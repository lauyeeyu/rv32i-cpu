==> flow/design.v <==
module ICache #(
  parameter BLOCK_WIDTH = 4,
  parameter BLOCK_SIZE = 2**BLOCK_WIDTH,
  parameter CACHE_WIDTH = 4,
  parameter CACHE_SIZE = 2**CACHE_WIDTH
) (
  input  wire                    clkIn,          
  input  wire                    resetIn,        
  input  wire [31:0]             instrAddrIn,    
  input  wire                    memDataValid,   
  input  wire [31:BLOCK_WIDTH]   memAddr,        
  input  wire [BLOCK_SIZE*8-1:0] memDataIn,      
  output wire                    miss,           
  output wire                    instrOutValid,  
  output wire [31:0]             instrOut        
);
reg [CACHE_SIZE-1:0]             cacheValid;
reg [31:BLOCK_WIDTH+CACHE_WIDTH] cacheTag [CACHE_SIZE-1:0];
reg [127:0]                      cacheData[CACHE_SIZE-1:0];
wire [CACHE_WIDTH-1:0] instrPos = instrAddrIn[CACHE_WIDTH+BLOCK_SIZE-1:BLOCK_WIDTH];
wire [CACHE_WIDTH-1:0] memPos   = memAddr[CACHE_WIDTH+BLOCK_SIZE-1:BLOCK_WIDTH];
wire [BLOCK_WIDTH-3:0] blockPos = instrAddrIn[BLOCK_WIDTH-1:2];
wire hit = cacheValid[instrPos] && (cacheTag[instrPos] == instrAddrIn[31:CACHE_WIDTH+BLOCK_WIDTH]);
wire [BLOCK_SIZE*8-1:0] cacheDataLine  = cacheData[instrPos];
assign miss          = ~hit;
assign instrOutValid = hit;
assign instrOut      = hit ?
                         (blockPos == 2'b00) ? cacheDataLine[31:0] :
                         (blockPos == 2'b01) ? cacheDataLine[63:32] :
                         (blockPos == 2'b10) ? cacheDataLine[95:64] :
                                               cacheDataLine[127:96] : 32'b0;
integer i;
always @(posedge clkIn) begin
  if (resetIn) begin
    cacheValid <= {CACHE_SIZE{1'b0}};
    for (i=0; i<CACHE_SIZE; i=i+1) begin
      cacheTag[i]  <= {(32-CACHE_WIDTH-BLOCK_WIDTH){1'b0}};
      cacheData[i] <= {(BLOCK_SIZE*8){1'b0}};
    end
  end else if (memDataValid) begin
    cacheValid[memPos] <= 1'b1;
    cacheTag  [memPos] <= memAddr[31:CACHE_WIDTH+BLOCK_WIDTH];
    cacheData [memPos] <= memDataIn[127:0];
  end
end
endmodule
Reports on ICache --
What the tools print for ICache, step after step. Lines are those of the file above, counted from 1. The mark - stands for no value.
Design: top module ICache, clock port clkIn, cell library sky130hd, timing corner tt_025C_1v80

Word-level counts --
Counts by Yosys on the flattened word-level netlist (proc, flatten, opt, wreduce; memories kept). Register bits leave out memories and registers merged into their read ports (data or address); mux counts leave out enables and synchronous resets folded into registers. Print and check cells are left out. Cells with the same type and inputs are merged into one. Yosys's memory passes give these memory sizes; they may raise the number of words (mostly to a power of two), join words into wider ones and drop unused or constant bits.
Cells by class: reduce/logical cells 2, add/sub/neg operators 1, multiplexer cells 13, equality and inequality tests 3, bitwise operators 4, shifts and indexed selects 2
Operator list (count):
- 128-bit two-way mux | 2
- 32-bit two-way mux | 4
- 24-bit two-way mux | 2
- 24-bit == test | 1
- 1-bit by 5-bit variable shift with 16-bit output (first input constant) | 1
- 16-bit AND | 1
- 16-bit OR | 1
- 16-bit by 4-bit indexed select with 1-bit output | 1
- 16-bit NOT | 1
- 4-bit two-way mux | 2
- 4-bit negator with 5-bit output | 1
- 1-bit two-way mux | 3
- 2-bit by 1-bit == test with 1-bit output (second input constant) | 1
- 2-bit == test (second input constant) | 1
- 2-bit logical NOT | 1
- 1-bit logical AND | 1
- 1-bit NOT | 1
Bit counts: elaborated cells 28, memories kept 2, register bits 16, output and inout port bits 34, input bits 191, bits in writable memories 2432
Memory list:
- cacheData | words 16, width 128, RTL line 19 | reg [127:0]                      cacheData[CACHE_SIZE-1:0];
- cacheTag | words 16, width 24, RTL line 18 | reg [31:BLOCK_WIDTH+CACHE_WIDTH] cacheTag [CACHE_SIZE-1:0];

Longest topological paths --
Longest topological path by Yosys (ltp), each cell counted once; first at word level (registers and memories cut), then after technology mapping (sequential cells cut; the memories' decode and read muxes count).
Logic depth: word-level depth 5, ABC_AREA 0, depth in mapped cells 14, depth with buffers taken out 7

Netlist --
The flow's flattened synthesis, as Yosys stat reports it; memories are mapped. The netlist is that of the ABC_AREA named above (0 if unset); the other value can give another one.
Cells by type:
- sky130_fd_sc_hd__edfxtp_1 | count 2432, area in all 7.3E+04 sq um
- sky130_fd_sc_hd__mux4_2 | count 691, area in all 1.56E+04 sq um
- sky130_fd_sc_hd__and2_1 | count 2444, area in all 1.53E+04 sq um
- sky130_fd_sc_hd__clkbuf_1 | count 453, area in all 1.7E+03 sq um
- sky130_fd_sc_hd__mux2i_1 | count 84, area in all 840.806 sq um
- sky130_fd_sc_hd__buf_2 | count 93, area in all 465.446 sq um
- sky130_fd_sc_hd__dfxtp_1 | count 16, area in all 320.307 sq um
- sky130_fd_sc_hd__mux2_2 | count 28, area in all 315.302 sq um
- sky130_fd_sc_hd__a21oi_1 | count 62, area in all 310.298 sq um
- sky130_fd_sc_hd__buf_4 | count 37, area in all 277.766 sq um
- sky130_fd_sc_hd__a211oi_1 | count 32, area in all 240.23 sq um
- sky130_fd_sc_hd__a22oi_1 | count 29, area in all 217.709 sq um
- sky130_fd_sc_hd__nor2_1 | count 57, area in all 213.955 sq um
- sky130_fd_sc_hd__nor2b_1 | count 28, area in all 175.168 sq um
- sky130_fd_sc_hd__xnor2_1 | count 20, area in all 175.168 sq um
- sky130_fd_sc_hd__a211oi_2 | count 13, area in all 162.656 sq um
- sky130_fd_sc_hd__a221oi_1 | count 17, area in all 148.893 sq um
- sky130_fd_sc_hd__buf_6 | count 13, area in all 146.39 sq um
Other cell types: 49; their cells: 239.
Mapped netlist: mapped area 0.1111591 sq mm, sequential part of the area 0.0733503 sq mm, mapped cells 6788, flip-flops 2448, buffers 620

Worst setup path after synthesis --
Source: OpenSTA report_checks on the synthesized netlist (no wires, ideal clock, input and output delay 20% of the period each), path of least setup slack; recovery checks are left aside. Register names are those of the netlist, which keeps one name where synthesis merged equal registers.
Timing path after synthesis: path kind input to output, start point input instrAddrIn[4], end point output instrOut[12], output delay 1.232 ns, buffers on the path 5, clock period 6.16 ns, launch time at the first pin 1.232 ns, path slack 1.013 ns, stages on the path 12, external input delay 1.232 ns, delay of the path 2.683 ns, arrival time 3.915 ns, data required time 4.928 ns, synthesis period reached 5.147 ns
"delay of the path" = arrival - input delay + setup time. At an output port there is no setup time. "stages on the path": output pins that drive a net of the path, with the launching flip-flop's if there is one; two outputs of one cell count as two. "synthesis period reached" is the clock period less the worst setup slack; recovery checks do not enter. This is arithmetic on one report: input and output delays are still those of the set period (20% each). Between the ends stands the longest chain of elaborated cells between them, by number of cells; it is not shown to be the way that was timed. Of several equally long chains one is given. Each line given opens the expression or statement behind the cell; cells for indexed reads and writes are added by Yosys, which also makes memories of some case tables. The chain passes a memory read, where the word-level depth is cut; so it can be longer than that depth.
On the way, after synthesis: path through sky130_fd_sc_hd__buf_6 > sky130_fd_sc_hd__buf_6 > sky130_fd_sc_hd__buf_2 > sky130_fd_sc_hd__mux4_2 > sky130_fd_sc_hd__mux2i_1 > sky130_fd_sc_hd__o221ai_1 > sky130_fd_sc_hd__o21ai_0 > sky130_fd_sc_hd__nand4_1 > sky130_fd_sc_hd__or4_1 > sky130_fd_sc_hd__buf_2 > sky130_fd_sc_hd__buf_6 > sky130_fd_sc_hd__nor3_1, length of the longest elaborated chain 5, elaborated cells on any way between the ends 9, RTL lines with such cells 7, those cells by class eq/ne (1); shift (1); mux (4); reduce/logical (1); memory (2)
RTL lines, path after synthesis:
- start, declared | RTL line 9 | input  wire [31:0]             instrAddrIn,
- memory 16 x 128 bit | RTL line 19 | reg [127:0]                      cacheData[CACHE_SIZE-1:0];
- 32-bit two-way mux | RTL line 30 | (blockPos == 2'b10) ? cacheDataLine[95:64] :
- 32-bit two-way mux | RTL line 29 | (blockPos == 2'b01) ? cacheDataLine[63:32] :
- 32-bit two-way mux | RTL line 28 | (blockPos == 2'b00) ? cacheDataLine[31:0] :
- 32-bit two-way mux | RTL line 27 | assign instrOut      = hit ?
- end, declared | RTL line 15 | output wire [31:0]             instrOut

Path in the finished layout --
From the final timing report of job 1: the path of least setup slack in the routed layout; clock arrival at registers is part of the times.
Timing path post-layout: path kind input to output, start point input instrAddrIn[5], end point output instrOut[5], clock period 6.12 ns, data required time 4.90 ns, stages on the path 13, output delay 1.22 ns, path slack -0.16 ns, launch time at the first pin 1.22 ns, arrival time 5.06 ns, external input delay 1.22 ns, buffers on the path 6
Between the ends stands the longest chain of elaborated cells between them, by number of cells; it is not shown to be the way that was timed. Of several equally long chains one is given. The chain passes a memory read, where the word-level depth is cut; so it can be longer than that depth.
On the way, post-layout: path through sky130_fd_sc_hd__buf_16 > sky130_fd_sc_hd__buf_4 > sky130_fd_sc_hd__mux4_2 > sky130_fd_sc_hd__mux2i_1 > sky130_fd_sc_hd__buf_4 > sky130_fd_sc_hd__a211oi_1 > sky130_fd_sc_hd__o32ai_1 > sky130_fd_sc_hd__o2111ai_1 > sky130_fd_sc_hd__or4_4 > sky130_fd_sc_hd__buf_12 > sky130_fd_sc_hd__a311oi_2 > sky130_fd_sc_hd__buf_4 > sky130_fd_sc_hd__clkdlybuf4s50_1, length of the longest elaborated chain 5, elaborated cells on any way between the ends 9, RTL lines with such cells 7, those cells by class eq/ne (1); shift (1); mux (4); reduce/logical (1); memory (2)
RTL lines, path post-layout:
- start, declared | RTL line 9 | input  wire [31:0]             instrAddrIn,
- memory 16 x 128 bit | RTL line 19 | reg [127:0]                      cacheData[CACHE_SIZE-1:0];
- 32-bit two-way mux | RTL line 30 | (blockPos == 2'b10) ? cacheDataLine[95:64] :
- 32-bit two-way mux | RTL line 29 | (blockPos == 2'b01) ? cacheDataLine[63:32] :
- 32-bit two-way mux | RTL line 28 | (blockPos == 2'b00) ? cacheDataLine[31:0] :
- 32-bit two-way mux | RTL line 27 | assign instrOut      = hit ?
- end, declared | RTL line 15 | output wire [31:0]             instrOut

## Implementation results

Measured results for ICache: 2 stored runs of the Yosys and OpenROAD flow on sky130hd. The settings differ; the order carries no meaning. The constraints put input and output delay at 20% of the set period each and load the outputs with 0.01 pF.
By "period reached" is meant the clock period of the run minus its worst setup slack. This is arithmetic on one report: input and output delays are still those of the set period (20% each).

[job 1] flow files
==> flow/run.sh <==
#!/bin/bash
# the make line also repeats the synthesis and layout settings of config.mk as NAME=value (left out here)
make -C /OpenROAD-flow-scripts/flow DESIGN_CONFIG=/design/flow/config.mk WORK_HOME=/design/flow/orfs CLKGATE_MAP_FILE= finish
==> flow/config.mk <==
export PLATFORM = sky130hd
export DESIGN_NAME = ICache
export DESIGN_NICKNAME = ICache
export VERILOG_FILES = /design/flow/design.v
export SDC_FILE = /design/flow/constraint.sdc
export NUM_CORES = 4
export LEC_CHECK = 0
export ABC_AREA = 0
export CAP_MARGIN = 20
export CELL_PAD_IN_SITES_GLOBAL_PLACEMENT = 2
export CORE_ASPECT_RATIO = 1.64
export CORE_MARGIN = 2
export CORE_UTILIZATION = 60
export CTS_CLUSTER_DIAMETER = 145
export GPL_ROUTABILITY_DRIVEN = 0
export SETUP_SLACK_MARGIN = -0.2
export SLEW_MARGIN = 30
==> flow/constraint.sdc <==
create_clock -name core_clock -period 6.12 [get_ports {clkIn}]
set_input_delay 1.2240 -clock core_clock [delete_from_list [all_inputs] [get_ports {clkIn}]]
set_output_delay 1.2240 -clock core_clock [all_outputs]
set_load 0.01 [all_outputs]

[job 1] result: final worst hold slack 0.470 ns; setup slack of the worst path -0.163 ns; die footprint 0.18883 sq mm; cell area after synthesis 0.1111591 sq mm; period reached 6.283 ns; area of the standard cells in the finished layout 0.124346 sq mm

[job 2] flow files
==> flow/run.sh <==
#!/bin/bash
# the make line also repeats the synthesis and layout settings of config.mk as NAME=value (left out here)
make -C /OpenROAD-flow-scripts/flow DESIGN_CONFIG=/design/flow/config.mk WORK_HOME=/design/flow/orfs CLKGATE_MAP_FILE= finish
==> flow/config.mk <==
export PLATFORM = sky130hd
export DESIGN_NAME = ICache
export DESIGN_NICKNAME = ICache
export VERILOG_FILES = /design/flow/design.v
export SDC_FILE = /design/flow/constraint.sdc
export NUM_CORES = 4
export LEC_CHECK = 0
export CAP_MARGIN = 20
export CORE_MARGIN = 2
export CORE_UTILIZATION = 47
export SLEW_MARGIN = 20
==> flow/constraint.sdc <==
create_clock -name core_clock -period 4.83 [get_ports {clkIn}]
set_input_delay 0.9660 -clock core_clock [delete_from_list [all_inputs] [get_ports {clkIn}]]
set_output_delay 0.9660 -clock core_clock [all_outputs]
set_load 0.01 [all_outputs]

[job 2] result: final worst hold slack 0.493 ns; setup slack of the worst path -0.263 ns; die footprint 0.240414 sq mm; cell area after synthesis 0.1111591 sq mm; period reached 5.093 ns; area of the standard cells in the finished layout 0.128921 sq mm
